==> flow/design.v <==
module alu_32bit (
    input clk,
    input rst,
    input [31:0] a_in,
    input [31:0] b_in,
    input [3:0] sel,
    output reg [31:0] y_out,
    output reg flag,
    output reg [32:0] sum_out
);
    always @(posedge clk) begin
        if (rst) begin
            y_out <= 32'b0;
            sum_out <= 33'b0;
            flag <= 0;
        end else begin
            flag <= 0; 
            case (sel)
                4'b0000: begin 
                    sum_out <= a_in + b_in;
                    y_out <= sum_out[31:0]; 
                    flag <= sum_out[32]; 
                end
                4'b0001: begin 
                    sum_out <= a_in - b_in;
                    y_out <= sum_out[31:0];
                    flag <= sum_out[32]; 
                end
                4'b0010: y_out <= a_in & b_in; 
                4'b0011: y_out <= a_in | b_in;
                4'b0100: y_out <= a_in ^ b_in;
                4'b0101: y_out <= ~a_in;       
                4'b0110: y_out <= a_in << 1;   
                4'b0111: y_out <= a_in >> 1;  
                4'b1000: y_out <= (a_in < b_in) ? 32'b1 : 32'b0; 
                default: y_out <= 32'b0;     
            endcase
        end
    end
endmodule
* Reports on alu_32bit
What the tools print for alu_32bit, step after step.
Line numbers count from 1 in the design file above.
Cell names lack the library's common part.
The mark n/a stands for no value.
- Design top :: alu_32bit
- Clock :: clk
- Library :: sky130hd
- Library corner :: tt_025C_1v80

* Word-level counts
Source: Yosys, flattened and elaborated, memories not mapped. Widths are those after wreduce. Registers that Yosys merges into a memory's read port (data or address) are not register bits. Print and check cells do not count.
- Output and inout port bits :: 66
- Register bits :: 66
- Word-level cells :: 26
- Order comparisons :: 1
- Add/sub/neg operators :: 2
- Mux-type cells :: 3
- Equality and inequality tests :: 8
- Reduce/logical cells :: 4
- Bitwise operators :: 5
** Operators with widths (number)
- parallel mux 32 bit (select 8 bit) :: 1
- parallel mux 33 bit (select 2 bit) :: 1
- adder 32 x 32 -> 33 bit :: 1
- subtractor 32 x 32 -> 33 bit :: 1
- less-than comparator 32 bit :: 1
- AND 32 bit :: 1
- bitwise OR 32 bit :: 1
- bitwise XOR 32 bit :: 1
- NOT 32 bit :: 1
- == test 4 x 3 -> 1 bit with constant B :: 4
- == test 4 x 2 -> 1 bit with constant B :: 2
- OR reduction 2 bit :: 2
- == test 4 x 1 -> 1 bit with constant B :: 1
- == test 4 bit with constant B :: 1
- zero test 4 bit :: 1
- nonzero test 2 bit :: 1
- NOT 1 bit :: 1
- two-way mux 1 bit :: 1

* Depth
Depth = most cells in a row (Yosys ltp): at word level without a register or memory, in the mapped netlist without a sequential cell, where the memories' decode and read muxes count.
- Word-level depth :: 4
- ABC_AREA :: 0
- Mapped depth :: 13
- Depth with buffers taken out :: 13

* After synthesis
The flow's flattened synthesis, as Yosys stat reports it; memories are mapped. The netlist is that of the ABC_AREA named above (0 if unset); the other value can give another one.
The area totals of this step are shown rounded.
** Cell types
- dfxtp_1 :: number 66, total area 1.32E+03 µm²
- ha_1 :: number 96, total area 1.2E+03 µm²
- a21oi_1 :: number 123, total area 615.59 µm²
- a221oi_1 :: number 47, total area 411.645 µm²
- nor2_1 :: number 100, total area 375.36 µm²
- inv_1 :: number 92, total area 345.331 µm²
- o21ai_0 :: number 67, total area 335.322 µm²
- nand2_1 :: number 83, total area 311.549 µm²
- xnor2_1 :: number 22, total area 192.685 µm²
- clkbuf_1 :: number 45, total area 168.912 µm²
- a211oi_1 :: number 20, total area 150.144 µm²
- o21bai_1 :: number 20, total area 150.144 µm²
- a31oi_1 :: number 17, total area 106.352 µm²
- buf_6 :: number 9, total area 101.347 µm²
- nor3_1 :: number 20, total area 100.096 µm²
- mux2i_1 :: number 9, total area 90.086 µm²
- nor4_1 :: number 13, total area 81.328 µm²
- a222oi_1 :: number 7, total area 70.067 µm²
Other cell types: 52; their cells: 155.
- Flip-flop cells :: 66
- Sequential part of the area :: 1320 µm²
- Cells in the netlist :: 1011
- Buffers :: 69
- Mapped area :: 7330 µm²

* Path before layout
Path of least setup slack by OpenSTA after synthesis, without wires, with an ideal clock, recovery checks aside; 20% of the period is set as input and as output delay. Where synthesis merged equal registers, the netlist keeps one of their names.
- Kind :: input to register
- Start point :: in a_in[0]
- End point :: reg sum_out[28]
- Clock period :: 2.99 ns
- Arrival time :: 2.892 ns
- Time at the first pin :: 0.598 ns
- Stages on the path :: 13
- Setup time :: 0.092 ns
- Input delay :: 0.598 ns
- Data required time :: 2.898 ns
- Path delay :: 2.386 ns
- Path slack :: 0.006 ns
- Synthesis period reached :: 2.984 ns
"path delay" is the arrival time less input delay plus setup time.
"stages on the path": output pins that drive a net of the path, with the launching flip-flop's if there is one; two outputs of one cell count as two.
"synthesis period reached" is the clock period less the worst setup slack; recovery checks do not enter. This is arithmetic on one report: input and output delays are still those of the set period (20% each).
Between the ends stands the longest chain of elaborated cells between them, by number of cells; it is not shown to be the way that was timed. Of several equally long chains one is given.
A line is the first line of the expression or statement that the cell stems from. Yosys adds cells for indexed reads and writes and turns some case tables into memories.
At most two assigning lines are given for a register; there are more.
- Path through :: inv_1 > ha_1 > fa_1 > nor2_1 > o311ai_1 > o31ai_2 > nor4_4 > a41oi_2 > o21ai_1 > o41ai_2 > mux2i_1 > and3_1 > nor4_1
- Cells in the longest elaborated chain :: 2
- Elaborated cells between the ends (all ways) :: 3
- Source lines of those cells :: 3
- Those cells by class :: add/sub (2); mux (1)
** RTL lines, path post-synthesis
- from (decl) :: RTL line 4 : input [31:0] a_in,
- subtractor 32 x 32 -> 33 bit :: RTL line 25 : sum_out <= a_in - b_in;
- parallel mux 33 bit (select 2 bit) :: RTL line 18 : case (sel)
- to (assign) :: RTL line 20 : sum_out <= a_in + b_in;
- to (assign) :: RTL line 25
- to (decl) :: RTL line 9 : output reg [32:0] sum_out

* Path in the finished layout
From the final timing report of job 1: the path of least setup slack in the routed layout; clock arrival at registers is part of the times.
- Kind :: input to register
- Start point :: in a_in[7]
- End point :: reg sum_out[31]
- Path slack :: 0.34 ns
- Stages on the path :: 13
- Data required time :: 4.67 ns
- Input delay :: 0.89 ns
- Time at the first pin :: 0.89 ns
- Setup time :: 0.14 ns
- Arrival time :: 4.32 ns
- Clock period :: 4.46 ns
Between the ends stands the longest chain of elaborated cells between them, by number of cells; it is not shown to be the way that was timed. Of several equally long chains one is given.
At most two assigning lines are given for a register; there are more.
- Path through :: clkdlybuf4s50_1 > inv_1 > ha_1 > nor3_4 > nand2_1 > a2111oi_0 > a211oi_1 > nor3_1 > nor3_1 > o21bai_1 > a211oi_1 > a2111oi_0 > nor4_1
- Cells in the longest elaborated chain :: 2
- Elaborated cells between the ends (all ways) :: 3
- Source lines of those cells :: 3
- Those cells by class :: add/sub (2); mux (1)
** RTL lines, path after layout
- from (decl) :: RTL line 4 : input [31:0] a_in,
- subtractor 32 x 32 -> 33 bit :: RTL line 25 : sum_out <= a_in - b_in;
- parallel mux 33 bit (select 2 bit) :: RTL line 18 : case (sel)
- to (assign) :: RTL line 20 : sum_out <= a_in + b_in;
- to (assign) :: RTL line 25
- to (decl) :: RTL line 9 : output reg [32:0] sum_out

Hand-over note for alu_32bit

Design alu_32bit on sky130hd. What follows are 2 stored runs of the flow, each under its own settings; their order means nothing. The constraints put input and output delay at 20% of the set period each and load the outputs with 0.01 pF.
"clock period achieved" = clock period - worst setup slack. The figure is calculated, with input and output delays left at 20% of the set period.
"critical path time" means the part of the period allowed to the worst setup path (the constraints hold back 20% at inputs and 20% at outputs) less its slack; where the path has registers, the arrival times of their clocks count too.
"power consumption" rests on the timing tool's default activity at the inputs, not on a simulated workload.
Values from the reports are rounded here.

* Job 1
** Files
==> flow/run.sh <==
#!/bin/bash
# the make line also repeats the synthesis and layout settings of config.mk as NAME=value (left out here)
make -C /OpenROAD-flow-scripts/flow DESIGN_CONFIG=/design/flow/config.mk WORK_HOME=/design/flow/orfs CLKGATE_MAP_FILE= finish
==> flow/config.mk <==
export PLATFORM = sky130hd
export DESIGN_NAME = alu_32bit
export DESIGN_NICKNAME = alu_32bit
export VERILOG_FILES = /design/flow/design.v
export SDC_FILE = /design/flow/constraint.sdc
export NUM_CORES = 4
export LEC_CHECK = 0
export CAP_MARGIN = 20
export CORE_MARGIN = 2
export CORE_UTILIZATION = 40
export SLEW_MARGIN = 20
==> flow/constraint.sdc <==
create_clock -name core_clock -period 4.46 [get_ports {clk}]
set_input_delay 0.8920 -clock core_clock [delete_from_list [all_inputs] [get_ports {clk}]]
set_output_delay 0.8920 -clock core_clock [all_outputs]
set_load 0.01 [all_outputs]
** Results
- Clock period achieved :: 4.117 ns
- Critical path time :: 3.23 ns
- Worst setup path kind :: input to register
- Setup total negative slack :: 0.000 ns
- Utilization after layout :: 51.1%
- Die area :: 19400 µm²
- Power consumption :: 2140 uW
- Setup slack of the critical path :: 0.343 ns
- Synthesized cell area :: 7330 µm²

* Job 2
** Files
==> flow/run.sh <==
#!/bin/bash
# the make line also repeats the synthesis and layout settings of config.mk as NAME=value (left out here)
make -C /OpenROAD-flow-scripts/flow DESIGN_CONFIG=/design/flow/config.mk WORK_HOME=/design/flow/orfs CLKGATE_MAP_FILE= finish
==> flow/config.mk <==
export PLATFORM = sky130hd
export DESIGN_NAME = alu_32bit
export DESIGN_NICKNAME = alu_32bit
export VERILOG_FILES = /design/flow/design.v
export SDC_FILE = /design/flow/constraint.sdc
export NUM_CORES = 4
export LEC_CHECK = 0
export CAP_MARGIN = 20
export CELL_PAD_IN_SITES_DETAIL_PLACEMENT = 1
export CORE_MARGIN = 2
export CORE_UTILIZATION = 26
export CTS_CLUSTER_DIAMETER = 136
export GPL_TIMING_DRIVEN = 1
export SETUP_SLACK_MARGIN = -0.31
export SLEW_MARGIN = 20
==> flow/constraint.sdc <==
create_clock -name core_clock -period 4.22 [get_ports {clk}]
set_input_delay 0.8440 -clock core_clock [delete_from_list [all_inputs] [get_ports {clk}]]
set_output_delay 0.8440 -clock core_clock [all_outputs]
set_load 0.01 [all_outputs]
** Results
- Clock period achieved :: 4.009 ns
- Critical path time :: 3.16 ns
- Worst setup path kind :: input to register
- Setup total negative slack :: 0.000 ns
- Utilization after layout :: 34.8%
- Die area :: 29500 µm²
- Power consumption :: 2380 uW
- Setup slack of the critical path :: 0.211 ns
- Synthesized cell area :: 7330 µm²

End of note.
