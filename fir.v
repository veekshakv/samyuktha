==> flow/design.v <==
`timescale 1ns / 1ps
module fir(
    input clk,
    input reset,
    input signed [15:0] xn,
    output reg signed [31:0] yn
);
    parameter N = 4; 
    reg signed [15:0] b [0:N-1]; 
    reg signed [15:0] delay_line [0:N-1]; 
    integer i;
    initial begin
        b[0] = 16'd1;
        b[1] = 16'd2;
        b[2] = 16'd3;
        b[3] = 16'd4;
    end
    always @(posedge clk or posedge reset) begin
      if (reset) begin
            for (i = 0; i < N; i = i + 1) begin
                delay_line[i] <= 16'd0;
            end
            yn <= 32'd0;
        end else begin
            for (i = N-1; i > 0; i = i - 1) begin
                delay_line[i] <= delay_line[i-1];
            end
            delay_line[0] <= xn; 
            yn <= 32'd0; 
            for (i = 0; i < N; i = i + 1) begin
                yn <= yn + (b[i] * delay_line[i]);
            end
        end
    end
endmodule
== Tool chain data of fir ==
Tool output for the design above, in the order of the flow.
Lines are those of the file above, counted from 1.
Cell names lack the library's common part.
A cell with -- has no value.

* Top module: fir
* Clock: clk
* Library: sky130hd
* Timing corner: tt_025C_1v80

== After elaboration ==
Source: Yosys, flattened and elaborated. Widths are those after wreduce; folded enables and synchronous resets count as part of the registers. Registers that Yosys merges into a memory's read port (data or address) are not register bits. Print and check cells do not count. Equal cells are merged and count once.
Yosys's memory passes give these memory sizes; they may raise the number of words (mostly to a power of two), join words into wider ones and drop unused or constant bits.

* Memories: 1
* Output and inout bits: 32
* Register bits after elaboration: 96
* Bits of input ports: 18
* Elaborated cells: 8
* Bits in read-only memories: 12

* $add $sub $neg: 1
* Multipliers: 1

{| class="wikitable"
|+ Memory list
! name !! depth !! width !! read ports !! wr ports !! RTL line !! source
|-
| b || 4 || 3 || 1 || 0 || 9 || <nowiki>reg signed [15:0] b [0:N-1];</nowiki>
|}

{| class="wikitable"
|+ Operators by type and width
! operator !! count
|-
| 16-bit by 16-bit multiplier with 32-bit output || 1
|-
| 32-bit adder || 1
|}

== Depth ==
Yosys ltp: most cells in a row. Word level: on the elaborated netlist, between registers, memories and ports. Mapped: between sequential cells and ports; inverters and the memories' decode and read muxes count.

* Depth after elaboration: 2
* ABC_AREA: 0
* Mapped depth: 16
* Gate-level depth less buffers: 16

== Synthesis result ==
Source: synth_stat.txt of the flow (Yosys; design flattened, memories mapped). It holds for the ABC_AREA given above (unset counts as 0); a run with the other value may have another netlist.

{| class="wikitable"
|+ Cells by type
! type !! count !! area in all (sq um)
|-
| dfrtp_1 || 94 || 2.35E+03
|-
| ha_1 || 91 || 1.14E+03
|-
| xnor2_1 || 23 || 201.443
|-
| a21oi_1 || 23 || 115.11
|-
| fa_1 || 4 || 80.077
|-
| nand2_1 || 21 || 78.826
|-
| nor2_1 || 20 || 75.072
|-
| o21ai_0 || 15 || 75.072
|-
| a21o_1 || 6 || 45.043
|-
| inv_1 || 12 || 45.043
|-
| xor2_1 || 4 || 35.034
|-
| a221oi_2 || 2 || 30.029
|-
| o21a_1 || 4 || 30.029
|-
| o21bai_1 || 3 || 22.522
|-
| o21ba_2 || 2 || 20.019
|-
| nor2b_1 || 3 || 18.768
|-
| nor4_1 || 3 || 18.768
|-
| o31a_1 || 2 || 17.517
|}

Not listed: further types 22, cells in them 30.

* Cell count: 362
* Mapped flip-flops: 94
* Synthesis area: 4630.7 sq um
* Area of sequential cells: 2352.3 sq um
* Buffer cells: 4

== Path before layout ==
Path of least setup slack by OpenSTA after synthesis, without wires, with an ideal clock, recovery checks aside; 20% of the period is set as input and as output delay. Where synthesis merged equal registers, the netlist keeps one of their names.

* Kind: flip-flop to flip-flop
* Start: register delay_line[3][15]
* End: register yn[30]
* Delay of the path: 3.901 ns
* Path slack: 0.120 ns
* Launch time at the first pin: 0.000 ns
* Setup time: 0.080 ns
* Clock period: 4.02 ns
* Data arrival time: 3.821 ns
* Stages: 17
* Path buffers: 0
* Required time: 3.940 ns
* Synthesis period reached: 3.9 ns

"delay of the path" is the arrival time less input delay plus setup time.
"stages": output pins that drive a net of the path, with the launching flip-flop's if there is one; two outputs of one cell count as two.
"synthesis period reached" is the clock period less the worst setup slack; recovery checks do not enter. This is arithmetic on one report: input and output delays are still those of the set period (20% each).
Between the ends stands the longest chain of elaborated cells between them, by number of cells; it is not shown to be the way that was timed. Of several equally long chains one is given.
A line is the first line of the expression or statement that the cell stems from. Yosys adds cells for indexed reads and writes and turns some case tables into memories.
At most two assigning lines are given for a register; there are more.

* Path through: dfrtp_1 > ha_1 > ha_1 > ha_1 > inv_1 > ha_1 > inv_1 > ha_1 > fa_1 > ha_1 > nand2_1 > nor2_1 > a22o_1 > a21o_1 > o21a_1 > o32ai_1 > xnor2_1
* Cells in the longest elaborated chain: 2
* Elaborated cells between the ends (all ways): 2
* Source lines of those cells: 1
* Classes of those cells: 1 x add/sub; 1 x mul

{| class="wikitable"
|+ Ends and longest elaborated chain, after synthesis
! item !! RTL line !! source
|-
| from (decl) || 10 || <nowiki>reg signed [15:0] delay_line [0:N-1];</nowiki>
|-
| from (assign) || 21 || <nowiki>delay_line[i] <= 16'd0;</nowiki>
|-
| from (assign) || 26 || <nowiki>delay_line[i] <= delay_line[i-1];</nowiki>
|-
| 16-bit by 16-bit multiplier with 32-bit output || 31 || <nowiki>yn <= yn + (b[i] * delay_line[i]);</nowiki>
|-
| 32-bit adder || 31 ||
|-
| to (assign) || 29 || <nowiki>yn <= 32'd0;</nowiki>
|-
| to (assign) || 31 ||
|-
| to (decl) || 6 || <nowiki>output reg signed [31:0] yn</nowiki>
|}

== Worst path after layout ==
Path of least setup slack in the final report of run A (OpenROAD, finished layout, wires in). Where an end is a register, its clock arrival counts in the times.

* Kind: flip-flop to flip-flop
* Start: register yn[2]
* End: register yn[31]
* Required time: 4.91 ns
* Launch time at the first pin: 0.34 ns
* Clock period: 4.68 ns
* Path buffers: 0
* Stages: 17
* Setup time: 0.11 ns
* Path slack: 0.59 ns
* Data arrival time: 4.31 ns

Between the ends stands the longest chain of elaborated cells between them, by number of cells; it is not shown to be the way that was timed. Of several equally long chains one is given.
At most two assigning lines are given for a register; there are more.

* Path through: dfrtp_1 > ha_1 > ha_1 > ha_1 > ha_1 > inv_1 > fa_1 > inv_1 > ha_1 > fa_1 > a21o_1 > a221oi_2 > o211ai_2 > a41oi_2 > o41ai_2 > a221oi_2 > xnor2_1
* Cells in the longest elaborated chain: 1
* Elaborated cells between the ends (all ways): 1
* Source lines of those cells: 1
* Classes of those cells: 1 x add/sub

{| class="wikitable"
|+ Ends and longest elaborated chain, after layout
! item !! RTL line !! source
|-
| from (decl) || 6 || <nowiki>output reg signed [31:0] yn</nowiki>
|-
| from (assign) || 23 || <nowiki>yn <= 32'd0;</nowiki>
|-
| from (assign) || 31 || <nowiki>yn <= yn + (b[i] * delay_line[i]);</nowiki>
|-
| 32-bit adder || 31 ||
|-
| to (assign) || 29 || <nowiki>yn <= 32'd0;</nowiki>
|-
| to (assign) || 31 ||
|-
| to (decl) || 6 ||
|}

--- measured runs ---
fir through Yosys and OpenROAD on sky130hd: 2 stored runs, unordered, with their settings and measured results. The constraints put input and output delay at 20% of the set period each and load the outputs with 0.01 pF.
"reached clock period": clock period set for the run, less the worst setup slack. It is reckoned from that one timing run; input and output delays stay at 20% of the period that was set.
By "time used up by the worst setup path" is meant the share of the clock period that the worst setup path is allowed (20% is reserved at inputs, 20% at outputs), minus its slack. Clock arrival times at its registers enter into it.

=== Run A ===
{| class="wikitable"
! Setting !! Value
|-
| period_ns || 4.68
|-
| CORE_UTILIZATION || 19
|-
| CAP_MARGIN || 20
|-
| CORE_MARGIN || 2
|-
| SLEW_MARGIN || 20
|-
! Result !! Value
|-
| Netlist area reported by Yosys || 4630.7 sq um
|-
| Total die area || 25636.8 sq um
|-
| Standard-cell area after routing || 5808.1 sq um
|-
| Utilization after layout || 24.1 %
|-
| Lowest setup slack || 0.594 ns
|-
| Total negative setup slack || 0.000 ns
|-
| Worst-case hold slack || 0.340 ns
|-
| Reached clock period || 4.086 ns
|-
| Time used up by the worst setup path || 4.09 ns
|-
| Critical path kind || flip-flop to flip-flop
|}

=== Run B ===
{| class="wikitable"
! Setting !! Value
|-
| period_ns || 3.26
|-
| CORE_UTILIZATION || 47
|-
| SETUP_SLACK_MARGIN || 0.63
|-
| PLACE_DENSITY || 0.64
|-
| CORE_ASPECT_RATIO || 0.61
|-
| CORE_MARGIN || 5
|-
| TNS_END_PERCENT || 90
|-
| GPL_TIMING_DRIVEN || 0
|-
| CAP_MARGIN || 40
|-
| SLEW_MARGIN || 20
|-
! Result !! Value
|-
| Netlist area reported by Yosys || 4630.7 sq um
|-
| Total die area || 11998.8 sq um
|-
| Standard-cell area after routing || 6478.7 sq um
|-
| Utilization after layout || 67.0 %
|-
| Lowest setup slack || -0.395 ns
|-
| Total negative setup slack || -3.387 ns
|-
| Worst-case hold slack || 0.344 ns
|-
| Reached clock period || 3.655 ns
|-
| Time used up by the worst setup path || 3.65 ns
|-
| Critical path kind || flip-flop to flip-flop
|}
--- end ---
